==> flow/design.v <==
module axis_pipe
#(
   parameter P_DATA_WIDTH = 8
)
(
	input clk,
	input rst,
   input s_axis_tvalid,
   output reg s_axis_tready,
   input [P_DATA_WIDTH-1:0] s_axis_tdata,
	output reg m_axis_tvalid,
	input m_axis_tready,
	output reg [P_DATA_WIDTH-1:0] m_axis_tdata
);
reg main_tvalid;
reg [P_DATA_WIDTH-1:0] main_tdata;
reg skid_tvalid;
reg [P_DATA_WIDTH-1:0] skid_tdata;
always @(posedge clk) begin 
   if(rst) begin 
      skid_tvalid <= 1'b0;
      main_tvalid <= 1'b0;
   end else begin 
      if(s_axis_tready) begin
         main_tvalid <= s_axis_tvalid;           
         main_tdata  <= s_axis_tdata;
         if(!m_axis_tready) begin 
            skid_tvalid <=  main_tvalid;
            skid_tdata <= main_tdata;
         end
      end
      if(m_axis_tready) begin 
         skid_tvalid <= 1'b0;
      end
   end
end
assign s_axis_tready = !skid_tvalid;
assign m_axis_tvalid = main_tvalid | skid_tvalid;
assign m_axis_tdata = skid_tvalid ? skid_tdata : main_tdata;
endmodule
# Tool chain data of axis_pipe
# Tool output for the design above, in the order of the flow.
# Line numbers count from 1 in the design file above.
# Operators: Yosys type, input widths -> output width; for muxes data width and select width s.
# Cell names lack the library's common part.
# Not given: -
dict set report inputs {
  design {axis_pipe}
  clock_port {clk}
  lib {sky130hd}
  pvt_corner {tt_025C_1v80}
}

# Word level
# Source: Yosys, flattened and elaborated, memories not mapped. Widths are those after wreduce. Registers that Yosys merges into a memory's read port (data or address) are not register bits. Print and check cells do not count. Equal cells are merged and count once.
dict set report bits {
  regBits 18
  inputBits 12
  output_inout_bits 10
  word_cells 14
}
dict set report classes {
  muxes 2
  logic 4
  n_reduce_logical 4
}
# operator count
set op_table {}
lappend op_table {{$mux 8} 1}
lappend op_table {{$not 1->1} 3}
lappend op_table {{$reduce_and 3->1} 1}
lappend op_table {{$reduce_and 2->1} 1}
lappend op_table {{$reduce_or 2->1} 1}
lappend op_table {{$or 1x1->1} 1}
lappend op_table {{$logic_not 1->1} 1}
lappend op_table {{$mux 1} 1}

# Logic depth
# Longest topological path by Yosys (ltp), each cell counted once; first at word level (registers and memories cut), then after technology mapping (sequential cells cut; the memories' decode and read muxes count).
dict set report depth {
  depth_word 2
  abc_area 0
  ltp_mapped 3
  mapped_depth_nobuf 2
}

# After synthesis
# Source: synth_stat.txt of the flow (Yosys; design flattened, memories mapped). It holds for the ABC_AREA given above (unset counts as 0); a run with the other value may have another netlist.
# cell_type count type_area_um2
set types {}
lappend types {edfxtp_1 16 480.461}
lappend types {mux2_4 6 90.086}
lappend types {dfxtp_1 2 40.038}
lappend types {mux2_2 2 22.522}
lappend types {buf_6 1 11.261}
lappend types {mux2i_1 1 10.01}
lappend types {nor2_1 2 7.507}
lappend types {nor3b_1 1 7.507}
lappend types {or2_2 1 6.256}
lappend types {nor3_1 1 5.005}
lappend types {inv_1 1 3.754}
dict set report synth_totals {
  mapped_cells 34
  synth_area_um2 684.4
  seqArea_um2 520.5
  ff_cells 18
  buf_cells 1
}

# Timing after synthesis
# Path of least setup slack by OpenSTA after synthesis, without wires, with an ideal clock, recovery checks aside; 20% of the period is set as input and as output delay. Where synthesis merged equal registers, the netlist keeps one of their names.
dict set report synth_timing {
  path_type {register to register}
  start {register skid_tvalid}
  end {register skid_tdata[0]}
  period_ns 1.5
  setup_ns 0.383
  t_first_pin_ns 0.000
  arrival_time_ns 1.124
  required_time_ns 1.117
  setup_slack_ns -0.008
  path_delay_ns 1.507
  stages 3
  n_path_buf 1
  period_less_setup_slack_ns 1.508
}
# "path_delay_ns" is the arrival time less input delay plus setup time.
# "stages": output pins that drive a net of the path, with the launching flip-flop's if there is one; two outputs of one cell count as two.
# "period_less_setup_slack_ns" is the clock period less the worst setup slack; recovery checks do not enter. This is arithmetic on one report: input and output delays are still those of the set period (20% each).
# The rows between start and end are the longest chain of elaborated cells between them; the timing report does not say that the signal goes this way. Where chains are equally long, one stands for them.
# Each line given opens the expression or statement behind the cell; cells for indexed reads and writes are added by Yosys, which also makes memories of some case tables.
# A register here has more assigning lines than the two given.
dict set report synth_via {
  path_cell_list {dfxtp_1 > buf_6 > nor3_1}
  elab_chain_cells 2
  cone_cells 2
  lines_between 0
  classes_between {logic (1); reduce/logical (1)}
}
# item line_no
set synth_rtl {}
lappend synth_rtl {{start: declaration} 17} ;# reg skid_tvalid;
lappend synth_rtl {{start: assignment} 21} ;# skid_tvalid <= 1'b0;
lappend synth_rtl {{start: assignment} 28} ;# skid_tvalid <=  main_tvalid;
lappend synth_rtl {{$not 1->1} -}
lappend synth_rtl {{$reduce_and 3->1} -}
lappend synth_rtl {{end: assignment} 29} ;# skid_tdata <= main_tdata;
lappend synth_rtl {{end: declaration} 18} ;# reg [P_DATA_WIDTH-1:0] skid_tdata;

# Timing after layout
# Path of least setup slack in the final report of job 1 (OpenROAD, finished layout, wires in). Where an end is a register, its clock arrival counts in the times.
dict set report layout_timing {
  path_type {register to output}
  start {register skid_tvalid}
  end {output m_axis_tdata[5]}
  period_ns 2.91
  out_delay_ns 0.58
  t_first_pin_ns 0.28
  arrival_time_ns 1.69
  required_time_ns 2.33
  setup_slack_ns 0.64
  stages 3
  n_path_buf 1
}
# The rows between start and end are the longest chain of elaborated cells between them; the timing report does not say that the signal goes this way. Where chains are equally long, one stands for them.
# A register here has more assigning lines than the two given.
dict set report layout_via {
  path_cell_list {dfxtp_2 > mux2_2 > clkdlybuf4s50_1}
  elab_chain_cells 1
  cone_cells 1
  lines_between 1
  classes_between {mux (1)}
}
# item line_no
set layout_rtl {}
lappend layout_rtl {{start: declaration} 17} ;# reg skid_tvalid;
lappend layout_rtl {{start: assignment} 21} ;# skid_tvalid <= 1'b0;
lappend layout_rtl {{start: assignment} 28} ;# skid_tvalid <=  main_tvalid;
lappend layout_rtl {{$mux 8} 39} ;# assign m_axis_tdata = skid_tvalid ? skid_tdata : main_tdata;
lappend layout_rtl {{end: declaration} 13} ;# output reg [P_DATA_WIDTH-1:0] m_axis_tdata

; Stored flow runs of axis_pipe (2 of them; Yosys, OpenROAD, sky130hd). They differ in their settings and are not a sequence. Constraints: input delay and output delay 20% of the set period each, output load 0.01 pF.
; "achieved_clock_period_ns" means the clock period less the worst setup slack. The figure is calculated, with input and output delays left at 20% of the set period.
; "fin_power_w": no workload was simulated; the value follows from the tool's default switching activity.

[job 1: settings]
period_ns = 2.91
CORE_UTILIZATION = 40
SETUP_SLACK_MARGIN = 0.39
PLACE_DENSITY_LB_ADDON = 0.15
GPL_TIMING_DRIVEN = 1
GPL_ROUTABILITY_DRIVEN = 1
CTS_CLUSTER_DIAMETER = 66
SLEW_MARGIN = 0
MAX_ROUTING_LAYER = met4
CAP_MARGIN = 20
CORE_MARGIN = 2
[job 1: results]
achieved_clock_period_ns = 2.270
setup_ws_ns = 0.640
ys_area_um2 = 684.4
util_frac = 0.608
fin_power_w = 0.0005167
setupTns_ns = 0.000
design.die.area_um2 = 2058.0
timing.hold.ws_ns = 0.461

[job 2: settings]
period_ns = 1.15
CORE_UTILIZATION = 15
SETUP_SLACK_MARGIN = 0.13
PLACE_DENSITY_LB_ADDON = 0.28
CORE_ASPECT_RATIO = 0.82
TNS_END_PERCENT = 90
GPL_ROUTABILITY_DRIVEN = 1
CAP_MARGIN = 5
CORE_MARGIN = 2
SLEW_MARGIN = 20
[job 2: results]
achieved_clock_period_ns = 1.406
setup_ws_ns = -0.256
ys_area_um2 = 684.4
util_frac = 0.262
fin_power_w = 0.001477
setupTns_ns = -3.653
design.die.area_um2 = 5121.6
timing.hold.ws_ns = 0.448
