==> flow/design.v <==
module network_decoder (
    input logic CLK,
    input logic RST,
    input logic i_valid,
    input logic [127:0] i_data,
    input logic i_sop,
    input logic i_eop,
    input logic i_ebp,
    input logic [5:0] i_byte_cnt,
    output logic [47:0] o_mac_destination,
    output logic [47:0] o_mac_source,
    output logic [15:0] o_ether_type
);
  logic [127:0] data_a;
  logic [7:0] word_count_a;
  logic valid_a;
  always_ff @(posedge CLK) begin
    if (RST) begin
      word_count_a <= 8'd0;
    end else begin
      if (i_valid) begin
        if (i_eop || i_sop) begin
          word_count_a <= 8'd0;
        end else begin
          word_count_a <= word_count_a + 8'd1;
        end
      end
    end
  end
  always_ff @(posedge CLK) begin
    data_a  <= i_data;
    valid_a <= i_valid;
  end
  always_ff @(posedge CLK) begin
    o_mac_destination <= data_a[127-:48];
    o_mac_source <= data_a[(127-48)-:48];
    o_ether_type <= data_a[(127-96)-:16];
  end
endmodule
Reports on network_decoder
The steps from the RTL of network_decoder to its reports follow in flow order.
Line numbers count from 1 in the design file above.
Operators carry their Yosys type and port widths (W data, S select, Z words).
Library cell names are shortened.
The mark - stands for no value.
- design top: network_decoder
- clock input: CLK
- cell library: sky130hd
- library corner: tt_025C_1v80

Word level
Source: Yosys, flattened and elaborated, memories not mapped. Widths are those after wreduce; folded enables and synchronous resets count as part of the registers. Registers that Yosys merges into a memory's read port (data or address) are not register bits. Print and check cells do not count. Equal cells are merged and count once.
- output and inout port bits at 112
- cells after elaboration: 4
- noted register bits after elaboration: 240
- noted bits of input ports: 140

Longest topological paths
Longest topological path by Yosys (ltp), each cell counted once; first at word level (registers and memories cut), then after technology mapping (sequential cells cut; the memories' decode and read muxes count).
- noted word-level depth: 0
- ABC_AREA at 0
- gate-level depth with buffers: 0
- mapped depth without buffers: 0

Netlist
Yosys stat after the flow's synthesis: flattened, memories mapped to cells. It holds for the ABC_AREA given above (unset counts as 0); a run with the other value may have another netlist.
- noted area of sequential cells: 4484.3 um2
- flip-flop cells: 224
- noted cell area after synthesis: 4484.3 um2
- cell count: 224
- buffers at 0
- cell types (cell type ; number ; area in all (um2)):
    dfxtp_1 ; 224 ; 4.48E+03

Worst setup path after synthesis
Source: OpenSTA report_checks on the synthesized netlist (no wires, ideal clock, input and output delay 20% of the period each), path of least setup slack; recovery checks are left aside. Register names are those of the netlist, which keeps one name where synthesis merged equal registers.
- kind: register -> output
- start point: register o_ether_type[0]
- end point: output o_ether_type[0]
- arrival at 0.331 ns
- path slack at 0.135 ns
- path buffers: 0
- noted clock period: 0.582 ns
- driving pins on the path: 1
- data required time: 0.466 ns
- path delay: 0.331 ns
- noted launch time at the first pin: 0.000 ns
- external output delay: 0.116 ns
- period reached after synthesis at 0.447 ns
"path delay" is the arrival time less input delay plus setup time.
A path that ends at an output port has no setup time.
"driving pins on the path": output pins that drive a net of the path, with the launching flip-flop's if there is one; two outputs of one cell count as two.
"period reached after synthesis" is the clock period less the worst setup slack; recovery checks do not enter. This is arithmetic on one report: input and output delays are still those of the set period (20% each).
- cell sequence: dfxtp_1
- noted length of the longest elaborated chain: 0
- elaborated cells between the ends (all ways): 0
- noted RTL lines with such cells: 0
- ends and longest elaborated chain, post-synthesis (element ; line ; text):
    from (decl) ; 12 ; output logic [15:0] o_ether_type
    from (assign) ; 37 ; o_ether_type <= data_a[(127-96)-:16];
    to (decl) ; 12 ;

Worst path after layout
Path of least setup slack in the final report of job 1 (OpenROAD, finished layout, wires in). Where an end is a register, its clock arrival counts in the times.
- kind: register -> output
- start point: register o_mac_source[16]
- end point: output o_mac_source[16]
- arrival at 0.92 ns
- driving pins on the path: 2
- path buffers: 1
- data required time: 0.24 ns
- path slack at -0.68 ns
- noted clock period: 0.303 ns
- external output delay: 0.06 ns
- noted launch time at the first pin: 0.49 ns
- cell sequence: dfxtp_2 > buf_6
- noted length of the longest elaborated chain: 0
- elaborated cells between the ends (all ways): 0
- noted RTL lines with such cells: 0
- ends and longest elaborated chain, after layout (element ; line ; text):
    from (decl) ; 11 ; output logic [47:0] o_mac_source,
    from (assign) ; 36 ; o_mac_source <= data_a[(127-48)-:48];
    to (decl) ; 11 ;

Top module network_decoder; platform sky130hd; tools Yosys and OpenROAD; 2 stored runs in no particular order. Input and output delays are each 20% of the period that was set; the output load is 0.01 pF.
"achieved clock period": clock period set for the run, less the worst setup slack. It is reckoned from that one timing run; input and output delays stay at 20% of the period that was set.
"worst path time" = time allowed to the worst setup path (clock period - input delay - output delay, where it has them) - its slack; a late launch clock adds to it, a late capture clock takes from it.
"power consumption": no workload was simulated; the value follows from the tool's default switching activity.

Job 1
Settings were period_ns = 0.303; CORE_UTILIZATION = 18; SETUP_SLACK_MARGIN = 0.02; PLACE_DENSITY = 0.6; CORE_ASPECT_RATIO = 1.49; CORE_MARGIN = 5; CELL_PAD_IN_SITES_GLOBAL_PLACEMENT = 1; CELL_PAD_IN_SITES_DETAIL_PLACEMENT = 0; ABC_AREA = 0; GPL_ROUTABILITY_DRIVEN = 1; CTS_CLUSTER_DIAMETER = 375; SLEW_MARGIN = 40; MAX_ROUTING_LAYER = met4; CAP_MARGIN = 20
- utilization in the final report: 33.1 %
- noted the worst setup slack after layout: -0.681 ns
- noted the total die area: 28,232.2 um2
- worst path time: 0.92 ns
- worst setup path type: register -> output
- achieved clock period at 0.984 ns
- power consumption at 0.062021 W
- standard-cell area after layout: 8,129.1 um2
- summed negative setup slack at -85.405 ns
- noted the worst hold slack in the final report: 0.005 ns
- noted the mapped cell area after synthesis: 4,484.3 um2

Job 2
Settings were period_ns = 0.481; CORE_UTILIZATION = 22; CAP_MARGIN = 20; CORE_MARGIN = 2; SLEW_MARGIN = 20
- utilization in the final report: 38.6 %
- noted the worst setup slack after layout: -0.547 ns
- noted the total die area: 21,541.4 um2
- worst path time: 0.93 ns
- worst setup path type: register -> output
- achieved clock period at 1.028 ns
- power consumption at 0.038934 W
- standard-cell area after layout: 7,767.4 um2
- summed negative setup slack at -59.334 ns
- noted the worst hold slack in the final report: 0.040 ns
- noted the mapped cell area after synthesis: 4,484.3 um2
